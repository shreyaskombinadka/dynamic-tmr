==> flow/design.v <==
module data_dec #(
    parameter
    data_l = 14,
    cmd_l = 4
)(
    input clk, rst,
    input avl,
    input [data_l-1:0] data,
    output reg [1:0] mode,
    output reg [cmd_l-1:0] speed_cmd,
    output reg [cmd_l-1:0] dir_cmd,
    output reg [3:0] err_rate
);
wire [(cmd_l + cmd_l + 2)-1:0] data_temp ;
wire err ;
ham_dec_14_10 hamming_decoder(.data_i(data), .en(avl), .data_o(data_temp), .err(err)) ;
always @(posedge clk or posedge rst)
begin
    if(rst)
    begin
        mode <= 0 ;
        speed_cmd <= 0 ;
        dir_cmd <= 0 ;
        err_rate <= 0 ;
    end
    else if(avl)
    begin
        mode <= data_temp[1:0] ;
        speed_cmd <= data_temp[(cmd_l + 2)-1:2] ;
        dir_cmd <= data_temp[(cmd_l + cmd_l + 2)-1:(cmd_l + 2)] ;
        err_rate <= (err) ? err_rate + 1 : 0 ;
    end
end
endmodule
module ham_dec_14_10 (
    input [13:0] data_i,
    input en,
    output [9:0] data_o,
    output err
);
reg [3:0] parity_r ;
reg [3:0] parity_c ;
reg [3:0] syn ;
reg [13:0] temp ;
always @(*)
begin
    parity_c = 0 ;
    parity_r = 0 ;
    syn = 0 ;
    temp = 0 ;
    parity_r = {data_i[7], data_i[3], data_i[1:0]};
    parity_c[0] = (data_i[2] ^ data_i[4] ^ data_i[6] ^ data_i[8] ^ data_i[10] ^ data_i[12]);
    parity_c[1] = (data_i[2] ^ data_i[5] ^ data_i[6] ^ data_i[9] ^ data_i[10] ^ data_i[13]);
    parity_c[2] = (data_i[4] ^ data_i[5] ^ data_i[6] ^ data_i[11] ^ data_i[12] ^ data_i[13]);
    parity_c[3] = (data_i[8] ^ data_i[9] ^ data_i[10] ^ data_i[11] ^ data_i[12] ^ data_i[13]);
    syn = parity_c ^ parity_r ;
    temp = data_i ;
    if(syn != 0) temp[syn-1] = ~temp[syn-1] ;
end
assign data_o = (en) ? {temp[13:8], temp[6:4], temp[2]} : 0 ;
assign err = (en && syn != 0) ? 1 : 0 ;
endmodule
== From RTL to reports: data_dec ==
The steps from the RTL of data_dec to its reports follow in flow order.
Lines are those of the file above, counted from 1.
A cell with n/a has no value.
Inputs
  top module: data_dec
  clock port: clk
  library: sky130hd
  timing corner: tt_025C_1v80

== Elaborated design ==
Source: Yosys, flattened and elaborated, memories not mapped. Widths are those after wreduce. Registers that Yosys merges into a memory's read port (data or address) are not register bits. Print and check cells do not count. Equal cells are merged and count once.
Storage and ports
  register bits after elaboration: 14
  output and inout bits: 14
  bits of input ports: 17
  word-level cells: 40
Operators by class
  shift-type cells: 3
  mux-type cells: 3
  reductions and logical operators: 2
  $add $sub $neg: 3
  bitwise logic cells: 25
Operator list (count)
  1-bit by 33-bit variable shift with 14-bit output: 1
  1-bit by 33-bit variable shift with 14-bit output (first input constant): 1
  32-bit negation with 33-bit output: 1
  14-bit by 32-bit variable part select with 1-bit output: 1
  1-bit bitwise XOR: 20
  14-bit AND: 1
  14-bit bitwise OR: 1
  14-bit inverter: 1
  14-bit 2-to-1 mux: 1
  4-bit by 1-bit subtractor with 5-bit output (second input constant): 1
  4-bit by 1-bit adder with 4-bit output (second input constant): 1
  4-bit bitwise XOR: 1
  4-bit nonzero test: 1
  4-bit 2-to-1 mux: 1
  1-bit logical AND: 1
  1-bit inverter: 1
  1-bit 2-to-1 mux: 1

== Logic depth ==
Yosys ltp: most cells in a row. Word level: on the elaborated netlist, between registers, memories and ports. Mapped: between sequential cells and ports; inverters and the memories' decode and read muxes count.
Depth
  depth after elaboration: 13
  ABC_AREA: 0
  mapped depth: 19
  mapped depth without buffers: 18

== Netlist ==
Yosys stat after the flow's synthesis: flattened, memories mapped to cells. It holds for the ABC_AREA given above (unset counts as 0); a run with the other value may have another netlist.
Mapped netlist
  mapped flip-flops: 14
  buffers: 8
  mapped area: 1727.9 µm²
  cell count: 198
  sequential part of the area: 350.3 µm²
Cells by type
  sky130_fd_sc_hd__dfrtp_1: count 14, area in all 350.336 µm²
  sky130_fd_sc_hd__ha_1: count 11, area in all 137.632 µm²
  sky130_fd_sc_hd__xnor2_1: count 14, area in all 122.618 µm²
  sky130_fd_sc_hd__inv_1: count 20, area in all 75.072 µm²
  sky130_fd_sc_hd__nand2_1: count 18, area in all 67.565 µm²
  sky130_fd_sc_hd__xnor3_1: count 3, area in all 67.565 µm²
  sky130_fd_sc_hd__nor2_1: count 15, area in all 56.304 µm²
  sky130_fd_sc_hd__o22ai_1: count 8, area in all 50.048 µm²
  sky130_fd_sc_hd__xnor3_2: count 2, area in all 47.546 µm²
  sky130_fd_sc_hd__a31o_1: count 5, area in all 43.792 µm²
  sky130_fd_sc_hd__a41o_1: count 4, area in all 40.038 µm²
  sky130_fd_sc_hd__o211ai_1: count 5, area in all 37.536 µm²
  sky130_fd_sc_hd__nand3_1: count 7, area in all 35.034 µm²
  sky130_fd_sc_hd__o21ai_0: count 7, area in all 35.034 µm²
  sky130_fd_sc_hd__mux4_1: count 1, area in all 26.275 µm²
  sky130_fd_sc_hd__o311ai_4: count 1, area in all 26.275 µm²
  sky130_fd_sc_hd__xnor3_4: count 1, area in all 26.275 µm²
  sky130_fd_sc_hd__nor3_1: count 5, area in all 25.024 µm²
Not listed: further types 35, cells in them 57.
The figures by module come from a second, unflattened synthesis with its own total; it is not the netlist above.
Unflattened totals
  cells (unflattened synthesis): 230
  area (unflattened synthesis): 2110.8 µm²
Each row is one instance without its submodules.
Modules
  ham_dec_14_10: area 1500.2 µm², sequential area 0.0 µm², instances 1, cells 187
  data_dec: area 610.6 µm², sequential area 350.3 µm², instances 1, cells 43

== Timing after synthesis ==
Path of least setup slack by OpenSTA after synthesis, without wires, with an ideal clock, recovery checks aside; 20% of the period is set as input and as output delay. Where synthesis merged equal registers, the netlist keeps one of their names.
Timing path post-synthesis
  path kind: in2reg
  start point: input port data[10]
  end point: register mode[1]
  path delay: 3.697 ns
  library setup time: 0.120 ns
  input delay: 0.890 ns
  arrival time: 4.467 ns
  clock period: 4.45 ns
  setup slack: -0.137 ns
  buffers on the path: 0
  driving pins on the path: 17
  required time: 4.330 ns
  time at the first pin: 0.890 ns
  period reached after synthesis: 4.587 ns
"path delay" is the arrival time less input delay plus setup time.
"driving pins on the path": output pins that drive a net of the path, with the launching flip-flop's if there is one; two outputs of one cell count as two.
"period reached after synthesis" = period - worst setup slack (recovery checks aside). The figure is calculated, with input and output delays left at 20% of the set period.
Between the ends stands the longest chain of elaborated cells between them, by number of cells; it is not shown to be the way that was timed. Of several equally long chains one is given.
Each line given opens the expression or statement behind the cell; cells for indexed reads and writes are added by Yosys, which also makes memories of some case tables.
Between the ends, post-synthesis
  cells stage by stage: sky130_fd_sc_hd__xnor3_1 > sky130_fd_sc_hd__xnor3_2 > sky130_fd_sc_hd__inv_4 > sky130_fd_sc_hd__ha_1 > sky130_fd_sc_hd__inv_1 > sky130_fd_sc_hd__a21oi_2 > sky130_fd_sc_hd__xnor2_1 > sky130_fd_sc_hd__nand3_1 > sky130_fd_sc_hd__ha_1 > sky130_fd_sc_hd__or4_1 > sky130_fd_sc_hd__nor3_1 > sky130_fd_sc_hd__nand2_1 > sky130_fd_sc_hd__a41oi_2 > sky130_fd_sc_hd__nand4_1 > sky130_fd_sc_hd__nor2_1 > sky130_fd_sc_hd__o22ai_1 > sky130_fd_sc_hd__a31o_2
  cells in the longest elaborated chain: 12
  elaborated cells on any way between the ends: 20
  those cells by class: add/sub: 2; shift: 3; mux: 1; logic: 13; reduce/logical: 1
Ends and longest elaborated chain, post-synthesis
  from (decl): RTL line 8  | input [data_l-1:0] data,
  1-bit bitwise XOR x4: RTL line 55  | parity_c[3] = (data_i[8] ^ data_i[9] ^ data_i[10] ^ data_i[11] ^ data_i[12] ^ data_i[13]);
  4-bit bitwise XOR: RTL line 56  | syn = parity_c ^ parity_r ;
  4-bit by 1-bit subtractor with 5-bit output: RTL line 58  | if(syn != 0) temp[syn-1] = ~temp[syn-1] ;
  32-bit negation with 33-bit output: RTL line 58
  1-bit by 33-bit variable shift with 14-bit output: RTL line 58
  14-bit inverter: RTL line 58
  14-bit AND: RTL line 58
  14-bit bitwise OR: RTL line 58
  14-bit 2-to-1 mux: RTL line 58
  to (assign): RTL line 21  | mode <= 0 ;
  to (assign): RTL line 28  | mode <= data_temp[1:0] ;
  to (decl): RTL line 9  | output reg [1:0] mode,

== Worst path after layout ==
From the final timing report of record 1: the path of least setup slack in the routed layout; clock arrival at registers is part of the times.
Timing path after layout
  path kind: in2reg
  start point: input port data[0]
  end point: register mode[1]
  library setup time: 0.11 ns
  clock period: 3.77 ns
  arrival time: 4.38 ns
  driving pins on the path: 17
  required time: 3.91 ns
  input delay: 0.75 ns
  time at the first pin: 0.75 ns
  buffers on the path: 3
  setup slack: -0.47 ns
Between the ends stands the longest chain of elaborated cells between them, by number of cells; it is not shown to be the way that was timed. Of several equally long chains one is given.
Between the ends, after layout
  cells stage by stage: sky130_fd_sc_hd__dlygate4sd2_1 > sky130_fd_sc_hd__xnor2_1 > sky130_fd_sc_hd__buf_4 > sky130_fd_sc_hd__xnor3_2 > sky130_fd_sc_hd__buf_6 > sky130_fd_sc_hd__ha_4 > sky130_fd_sc_hd__nor3_4 > sky130_fd_sc_hd__nand3_1 > sky130_fd_sc_hd__ha_1 > sky130_fd_sc_hd__or4_4 > sky130_fd_sc_hd__nor3_4 > sky130_fd_sc_hd__nand2_2 > sky130_fd_sc_hd__a41oi_2 > sky130_fd_sc_hd__nand4_1 > sky130_fd_sc_hd__nor2_2 > sky130_fd_sc_hd__o22ai_1 > sky130_fd_sc_hd__a31o_2
  cells in the longest elaborated chain: 8
  elaborated cells on any way between the ends: 12
  those cells by class: add/sub: 2; shift: 3; mux: 1; logic: 5; reduce/logical: 1
Ends and longest elaborated chain, after layout
  from (decl): RTL line 8  | input [data_l-1:0] data,
  4-bit bitwise XOR: RTL line 56  | syn = parity_c ^ parity_r ;
  4-bit by 1-bit subtractor with 5-bit output: RTL line 58  | if(syn != 0) temp[syn-1] = ~temp[syn-1] ;
  32-bit negation with 33-bit output: RTL line 58
  1-bit by 33-bit variable shift with 14-bit output: RTL line 58
  14-bit inverter: RTL line 58
  14-bit AND: RTL line 58
  14-bit bitwise OR: RTL line 58
  14-bit 2-to-1 mux: RTL line 58
  to (assign): RTL line 21  | mode <= 0 ;
  to (assign): RTL line 28  | mode <= data_temp[1:0] ;
  to (decl): RTL line 9  | output reg [1:0] mode,

FLOW RESULTS
============

Module data_dec, platform sky130hd: 2 stored runs of the flow (Yosys, OpenROAD) with differing settings, in no particular order. Input and output delays are each 20% of the period that was set; the output load is 0.01 pF.
"period reached" means the clock period less the worst setup slack. The figure is calculated, with input and output delays left at 20% of the set period.
"allowed time less slack (worst setup path)" means the part of the period allowed to the worst setup path (the constraints hold back 20% at inputs and 20% at outputs) less its slack; where the path has registers, the arrival times of their clocks count too.
"total power of the final layout" rests on the timing tool's default activity at the inputs, not on a simulated workload.

==> record 1: settings <==
{ "period_ns": 3.77, "CORE_UTILIZATION": 31, "CELL_PAD_IN_SITES_GLOBAL_PLACEMENT": 1, "TNS_END_PERCENT": 60, "CTS_CLUSTER_DIAMETER": 347, "CAP_MARGIN": 20, "SLEW_MARGIN": 20, "MIN_ROUTING_LAYER": "met1", "CORE_MARGIN": 2 }
==> record 1: results <==
die outline area: 6187.4 µm²
period reached: 4.241 ns
total power of the final layout: 0.002139 W
smallest hold slack: 0.542 ns
worst setup slack after layout: -0.471 ns
post-route utilization: 55.5%
sum of negative setup slack: -2.656 ns
standard-cell area after routing: 3017.9 µm²
mapped cell area after synthesis: 1727.9 µm²
allowed time less slack (worst setup path): 3.49 ns
worst setup path kind: in2reg

==> record 2: settings <==
{ "period_ns": 3.7, "CORE_UTILIZATION": 55, "SETUP_SLACK_MARGIN": 0.71, "PLACE_DENSITY": 0.65, "CELL_PAD_IN_SITES_GLOBAL_PLACEMENT": 0, "TNS_END_PERCENT": 65, "ABC_AREA": 0, "CTS_CLUSTER_DIAMETER": 70, "SLEW_MARGIN": 10, "CAP_MARGIN": 20, "CORE_MARGIN": 2 }
==> record 2: results <==
die outline area: 3606.0 µm²
period reached: 4.551 ns
total power of the final layout: 0.002258 W
smallest hold slack: 0.541 ns
worst setup slack after layout: -0.851 ns
post-route utilization: 96.5%
sum of negative setup slack: -5.865 ns
standard-cell area after routing: 2921.6 µm²
mapped cell area after synthesis: 1727.9 µm²
allowed time less slack (worst setup path): 3.81 ns
worst setup path kind: in2reg
